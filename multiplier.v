==> flow/design.v <==
module multiplier (input clk,input start,input [7:0]a,
input [7:0]b, output reg [15:0] out,
output reg busy);
 reg signed [7:0]acc; 
 reg signed [7:0] Q;
 reg Qn;
 reg [3:0] i=4'b0000;
always @(posedge clk) begin
  if (start && !busy) begin
      acc <= 8'b0;
      Q <= b;
      Qn <=1'b0;
      busy<=1'b1;
      i <=0;
   end
  else if (busy) begin
        case ({Q[0],Qn})
          2'b01: acc <= acc + a;
          2'b10: acc <= acc - a;
          default : acc <=acc;
        endcase
        {acc,Q,Qn} <= {acc[7],acc,Q}>>>1;
        i <= i+1;
        if (i==7) begin
          out <={acc,Q};
          busy <=1'b0;
        end
    end
  end
endmodule
# From RTL to reports: multiplier
# The steps from the RTL of multiplier to its reports follow in flow order.
# Lines are those of the file above, counted from 1.
# Operators: Yosys type, input widths -> output width; for muxes data width and select width s.
# Library cell names are shortened.
# Not given: n/a
[setup]
top = "multiplier"
clock = "clk"
lib = "sky130hd"
corner = "tt_025C_1v80"

# Word level
# Yosys after proc, flatten, opt, wreduce and memory -nomap, before mapping. Memory bits, and registers merged into a memory's read port (data or address), are not among the register bits. Print and check cells are not counted. Equal cells are merged and count once.
[bits]
reg_bits = 21
latchBits = 0
ramBits = 0
romBits = 0
clocked_rd_ports_x_width = 0
n_memories = 0
input_bits = 18
elab_cells = 15
[op_classes]
n_addsub = 1
n_mul = 0
div = 0
n_cmp = 0
eq_ne = 1
n_shift = 0
mux = 4
logic = 1
n_reduce_logical = 4
[op_table]
columns = ["cell", "n"]
rows = [
  ["$mux 8", 2],
  ["$add 4x1->4 const B", 1],
  ["$eq 4x3->1 const B", 1],
  ["$reduce_and 3->1", 1],
  ["$reduce_bool 2->1", 1],
  ["$mux 1", 2],
  ["$logic_and 1x1->1", 1],
  ["$not 1->1", 1],
  ["$logic_not 1->1", 1],
]

# Logic depth
# Longest topological path by Yosys (ltp), each cell counted once; first at word level (registers and memories cut), then after technology mapping (sequential cells cut; the memories' decode and read muxes count).
[depth]
ltp_word = 4
abc_area = 0
mapped_depth = 4

# After synthesis
# Yosys stat after the flow's synthesis: flattened, memories mapped to cells. It holds for the ABC_AREA given above (unset counts as 0); a run with the other value may have another netlist.
[by_type]
columns = ["type", "n", "type_area_um2"]
rows = [
  ["edfxtp_1", 16, 480.461],
  ["dfxtp_1", 5, 100.096],
  ["mux2_4", 6, 90.086],
  ["buf_4", 8, 60.058],
  ["buf_6", 2, 22.522],
  ["nor2_1", 4, 15.014],
  ["nand2b_4", 1, 13.763],
  ["ha_1", 1, 12.512],
  ["nand2b_1", 2, 12.512],
  ["inv_1", 3, 11.261],
  ["mux2_2", 1, 11.261],
  ["and4b_1", 1, 10.01],
  ["o21ai_0", 2, 10.01],
  ["xnor2_1", 1, 8.758],
  ["xor2_1", 1, 8.758],
  ["a21o_1", 1, 7.507],
  ["nand2_1", 2, 7.507],
  ["nor3b_1", 1, 7.507],
]
# Not listed: further types 2, cells in them 2.
[mapped]
stdcells = 60
area_mm2 = 0.0008984
seqArea_mm2 = 0.0005806
flip_flops = 21

# Timing after synthesis
# Source: OpenSTA report_checks on the synthesized netlist (no wires, ideal clock, input and output delay 20% of the period each), path of least setup slack; recovery checks are left aside. Register names are those of the netlist, which keeps one name where synthesis merged equal registers.
[synth_path]
path_type = "register to register"
startpoint = "register busy"
endpoint = "register Q[0]"
tclk_ns = 1.45
setup_time_ns = 0.260
t_first_pin_ns = 0.000
arrival_ns = 1.035
path_slack_ns = 0.155
delay_ns = 1.295
driving_pins = 5
n_path_buf = 2
synth_period_reached_ns = 1.295
# "delay_ns" is the arrival time less input delay plus setup time.
# "driving_pins" counts driving pins, that of a launching flip-flop among them; a cell with two outputs on the path counts twice.
# "synth_period_reached_ns" is the clock period less the worst setup slack; recovery checks do not enter. This is arithmetic on one report: input and output delays are still those of the set period (20% each).
# The rows between start and end are the longest chain of elaborated cells between them; the timing report does not say that the signal goes this way. Where chains are equally long, one stands for them.
# Each line given opens the expression or statement behind the cell; cells for indexed reads and writes are added by Yosys, which also makes memories of some case tables.
# The path ends at the data pin of a flip-flop with enable; ways to the enable are not counted.
[synth_via]
cell_sequence = "dfxtp_1 -> buf_6 -> nand2b_4 -> buf_6 -> mux2_4"
elab_chain_len = 3
[synth_lines]
columns = ["item", "line", "rtl"]
rows = [
  ["start: declaration", 3, "output reg busy);"],
  ["start: assignment", 13, "busy<=1'b1;"],
  ["start: assignment", 26, "busy <=1'b0;"],
  ["$logic_not 1->1", 9, "if (start && !busy) begin"],
  ["$logic_and 1x1->1", 9, ""],
  ["$mux 8", 9, ""],
  ["end: assignment", 11, "Q <= b;"],
  ["end: declaration", 5, "reg signed [7:0] Q;"],
]

# Timing after layout
# From the final timing report of stored run 1: the path of least setup slack in the routed layout; clock arrival at registers is part of the times.
[layout_path]
path_type = "register to register"
startpoint = "register busy"
endpoint = "register Q[3]"
tclk_ns = 1.59
setup_time_ns = 0.23
t_first_pin_ns = 0.29
arrival_ns = 1.26
path_slack_ns = 0.38
driving_pins = 4
n_path_buf = 1
# The rows between start and end are the longest chain of elaborated cells between them; the timing report does not say that the signal goes this way. Where chains are equally long, one stands for them.
# The path ends at the data pin of a flip-flop with enable; ways to the enable are not counted.
[layout_via]
cell_sequence = "dfxtp_4 -> buf_6 -> nand2b_4 -> mux2_4"
elab_chain_len = 3
[layout_lines]
columns = ["item", "line", "rtl"]
rows = [
  ["start: declaration", 3, "output reg busy);"],
  ["start: assignment", 13, "busy<=1'b1;"],
  ["start: assignment", 26, "busy <=1'b0;"],
  ["$logic_not 1->1", 9, "if (start && !busy) begin"],
  ["$logic_and 1x1->1", 9, ""],
  ["$mux 8", 9, ""],
  ["end: assignment", 11, "Q <= b;"],
  ["end: declaration", 5, "reg signed [7:0] Q;"],
]

# Measured results for multiplier: 2 stored runs of the Yosys and OpenROAD flow on sky130hd. The settings differ; the order carries no meaning. The constraints put input and output delay at 20% of the set period each and load the outputs with 0.01 pF.
# "achieved_clock_period_ns": clock period set for the run, less the worst setup slack. It is reckoned from that one timing run; input and output delays stay at 20% of the period that was set.
# "worst_path_ns" means the part of the period allowed to the worst setup path (the constraints hold back 20% at inputs and 20% at outputs) less its slack; where the path has registers, the arrival times of their clocks count too.
# "final_power_uw" rests on the timing tool's default activity at the inputs, not on a simulated workload.

[[run]]
name = "stored run 1"
[run.settings]
period_ns = 1.59
SETUP_SLACK_MARGIN = 0.46
CAP_MARGIN = 20
CORE_MARGIN = 2
CORE_UTILIZATION = 40
SLEW_MARGIN = 20
[run.results]
final_die_area_mm2 = 0.0026409
synth_area_mm2 = 0.0008984
layout_stdcell_area_mm2 = 0.0011574
worst_path_ns = 1.21
worst_setup_path_type = "register to register"
fin_ws_ns = 0.382
finalUtil_pct = 53.3
final_power_uw = 1839
hold_ws_ns = 0.442
achieved_clock_period_ns = 1.208

[[run]]
name = "stored run 2"
[run.settings]
period_ns = 1.88
CORE_UTILIZATION = 20
PLACE_DENSITY_LB_ADDON = 0.18
CORE_ASPECT_RATIO = 1.32
CELL_PAD_IN_SITES_GLOBAL_PLACEMENT = 2
GPL_ROUTABILITY_DRIVEN = 0
CTS_CLUSTER_SIZE = 53
MIN_ROUTING_LAYER = "met2"
CAP_MARGIN = 20
CORE_MARGIN = 2
SLEW_MARGIN = 20
[run.results]
final_power_uw = 1550
final_die_area_mm2 = 0.0050491
synth_area_mm2 = 0.0008984
fin_ws_ns = 0.309
worst_path_ns = 1.19
worst_setup_path_type = "register to output"
layout_stdcell_area_mm2 = 0.0011611
finalUtil_pct = 26.3
achieved_clock_period_ns = 1.571
hold_ws_ns = 0.425
