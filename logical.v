==> flow/design.v <==
module logical (input [3:0]opcode , input clk,input [7:0]a,input [7:0]b, output reg [7:0] out);
  always @(posedge clk)
    begin
      case (opcode)
        4'b0101: out <= a|b;
        4'b0110: out <= a&b;
        4'b0111: out <= ~(a);
        4'b1000: out <= a^b;
        4'b1001: out <= ~(a^b);  
        4'b1010: out <= ~(a&b);  
        4'b1011: out <= ~(a|b);  
        4'b1100:out <= a << 1;  
        4'b1101:out <= $signed(a) >>> 1;  
        4'b1110: out <= a+1 ; 
        default : out<= 8'b0;
      endcase
    end
endmodule
### From RTL to reports: logical

Tool output for the design above, in the order of the flow.
Line numbers count from 1 in the design file above.
Library cell names are shortened.
A cell with - has no value.

| design | value |
|---|---|
| top module | logical |
| clock input | clk |
| cell library | sky130hd |
| timing corner | tt_025C_1v80 |

### Word level

Yosys after proc, flatten, opt, wreduce and memory -nomap, before mapping. Enables and synchronous resets that opt folds into registers are not counted as muxes. Memory bits, and registers merged into a memory's read port (data or address), are not among the register bits. Print and check cells are not counted. Equal cells are merged and count once.

| word-level totals | value |
|---|---|
| register bits | 8 |
| bits of input ports | 21 |
| output and inout port bits | 8 |
| word-level cells | 20 |

| cells by class | value |
|---|---|
| add/sub/neg operators | 1 |
| equal/unequal tests | 10 |
| mux-type cells | 1 |
| bitwise logic cells | 7 |

Operators with widths:

| kind | count |
|---|---|
| case mux 8 bit (select 10 bit) | 1 |
| NOT 8 bit | 4 |
| == test 4 bit with constant B | 7 |
| == test 4 x 3 -> 1 bit with constant B | 3 |
| adder 8 x 1 -> 8 bit with constant B | 1 |
| AND 8 bit | 1 |
| bitwise OR 8 bit | 1 |
| XOR 8 bit | 1 |

### Longest topological paths

Yosys ltp: most cells in a row. Word level: on the elaborated netlist, between registers, memories and ports. Mapped: between sequential cells and ports; inverters and the memories' decode and read muxes count.

| depth | value |
|---|---|
| depth in word-level cells | 3 |
| ABC_AREA | 1 |
| depth in mapped cells | 8 |

### After synthesis

Yosys stat after the flow's synthesis: flattened, memories mapped to cells. It holds for the ABC_AREA given above (unset counts as 0); a run with the other value may have another netlist.

Cell types:

| cell | count |
|---|---|
| nand3_1 | 47 |
| nand2_1 | 57 |
| ha_1 | 17 |
| inv_1 | 43 |
| dfxtp_1 | 8 |
| nor2_1 | 27 |
| o21ai_0 | 18 |
| nor2_4 | 4 |
| nand4_1 | 3 |
| nor2_2 | 3 |
| o21ai_1 | 3 |
| buf_6 | 1 |
| buf_2 | 2 |
| buf_4 | 1 |
| or2_2 | 1 |
| a21oi_1 | 1 |
| inv_2 | 1 |

| synthesis totals | value |
|---|---|
| mapped cells | 237 |
| mapped area | 0.0013163 mm2 |
| flip-flop cells | 8 |

### Timing after synthesis

Path of least setup slack by OpenSTA after synthesis, without wires, with an ideal clock, recovery checks aside; 20% of the period is set as input and as output delay. Where synthesis merged equal registers, the netlist keeps one of their names.

| timing path after synthesis | value |
|---|---|
| path type | input -> register |
| start point | in a[2] |
| end point | reg out[2] |
| period | 1.66 ns |
| external input delay | 0.332 ns |
| launch time at the first pin | 0.332 ns |
| arrival time | 1.096 ns |
| data required time | 1.539 ns |
| slack | 0.443 ns |
| delay of the path | 0.885 ns |
| driving pins on the path | 7 |
| path buffers | 1 |
| period reached after synthesis | 1.217 ns |

"delay of the path" = arrival - input delay + setup time.
"driving pins on the path" counts driving pins, that of a launching flip-flop among them; a cell with two outputs on the path counts twice.
"period reached after synthesis" is the clock period less the worst setup slack; recovery checks do not enter. This is arithmetic on one report: input and output delays are still those of the set period (20% each).
The rows between start and end are the longest chain of elaborated cells between them; the timing report does not say that the signal goes this way. Where chains are equally long, one stands for them.
Each line given opens the expression or statement behind the cell; cells for indexed reads and writes are added by Yosys, which also makes memories of some case tables.
A register here has more assigning lines than the two given.

| between the ends, after synthesis | value |
|---|---|
| cells stage by stage | buf_2 -> inv_1 -> ha_1 -> inv_1 -> o21ai_0 -> nor2_1 -> nand3_1 |
| cells in the longest elaborated chain | 3 |

RTL lines, path after synthesis:

| element | RTL line | RTL |
|---|---|---|
| start, declared | 1 | `module logical (input [3:0]opcode , input clk,input [7:0]a,input [7:0]b, output reg [7:0] out);` |
| bitwise OR 8 bit | 11 | `4'b1011: out <= ~(a\|b);` |
| NOT 8 bit | 11 |  |
| case mux 8 bit (select 10 bit) | 4 | `case (opcode)` |
| end, assigned | 5 | `4'b0101: out <= a\|b;` |
| end, assigned | 6 | `4'b0110: out <= a&b;` |
| end, declared | 1 |  |

Memo
Re: implementation data of logical

Top module logical; platform sky130hd; tools Yosys and OpenROAD; 2 stored runs in no particular order. Input and output delays are each 20% of the period that was set; the output load is 0.01 pF.
A setting shown as . is not set for that run.

| stored run | period_ns | CORE_UTILIZATION | PLACE_DENSITY_LB_ADDON | HOLD_SLACK_MARGIN | ABC_AREA | GPL_TIMING_DRIVEN | CTS_CLUSTER_SIZE | CAP_MARGIN | MAX_ROUTING_LAYER | CORE_MARGIN | SLEW_MARGIN | SETUP_SLACK_MARGIN | CELL_PAD_IN_SITES_GLOBAL_PLACEMENT | TNS_END_PERCENT |
|---|---|---|---|---|---|---|---|---|---|---|---|---|---|---|
| run 1 | 2.32 | 70 | 0.01 | 0.23 | 1 | 1 | 37 | 35 | met4 | 2 | 20 | . | . | . |
| run 2 | 1.4 | 66 | . | . | . | 1 | 44 | 20 | . | 2 | 20 | 0.16 | 1 | 55 |

Run 1: no final report: placement broke off with FLW-0024
Run 2: no final report: placement broke off with GPL-0301
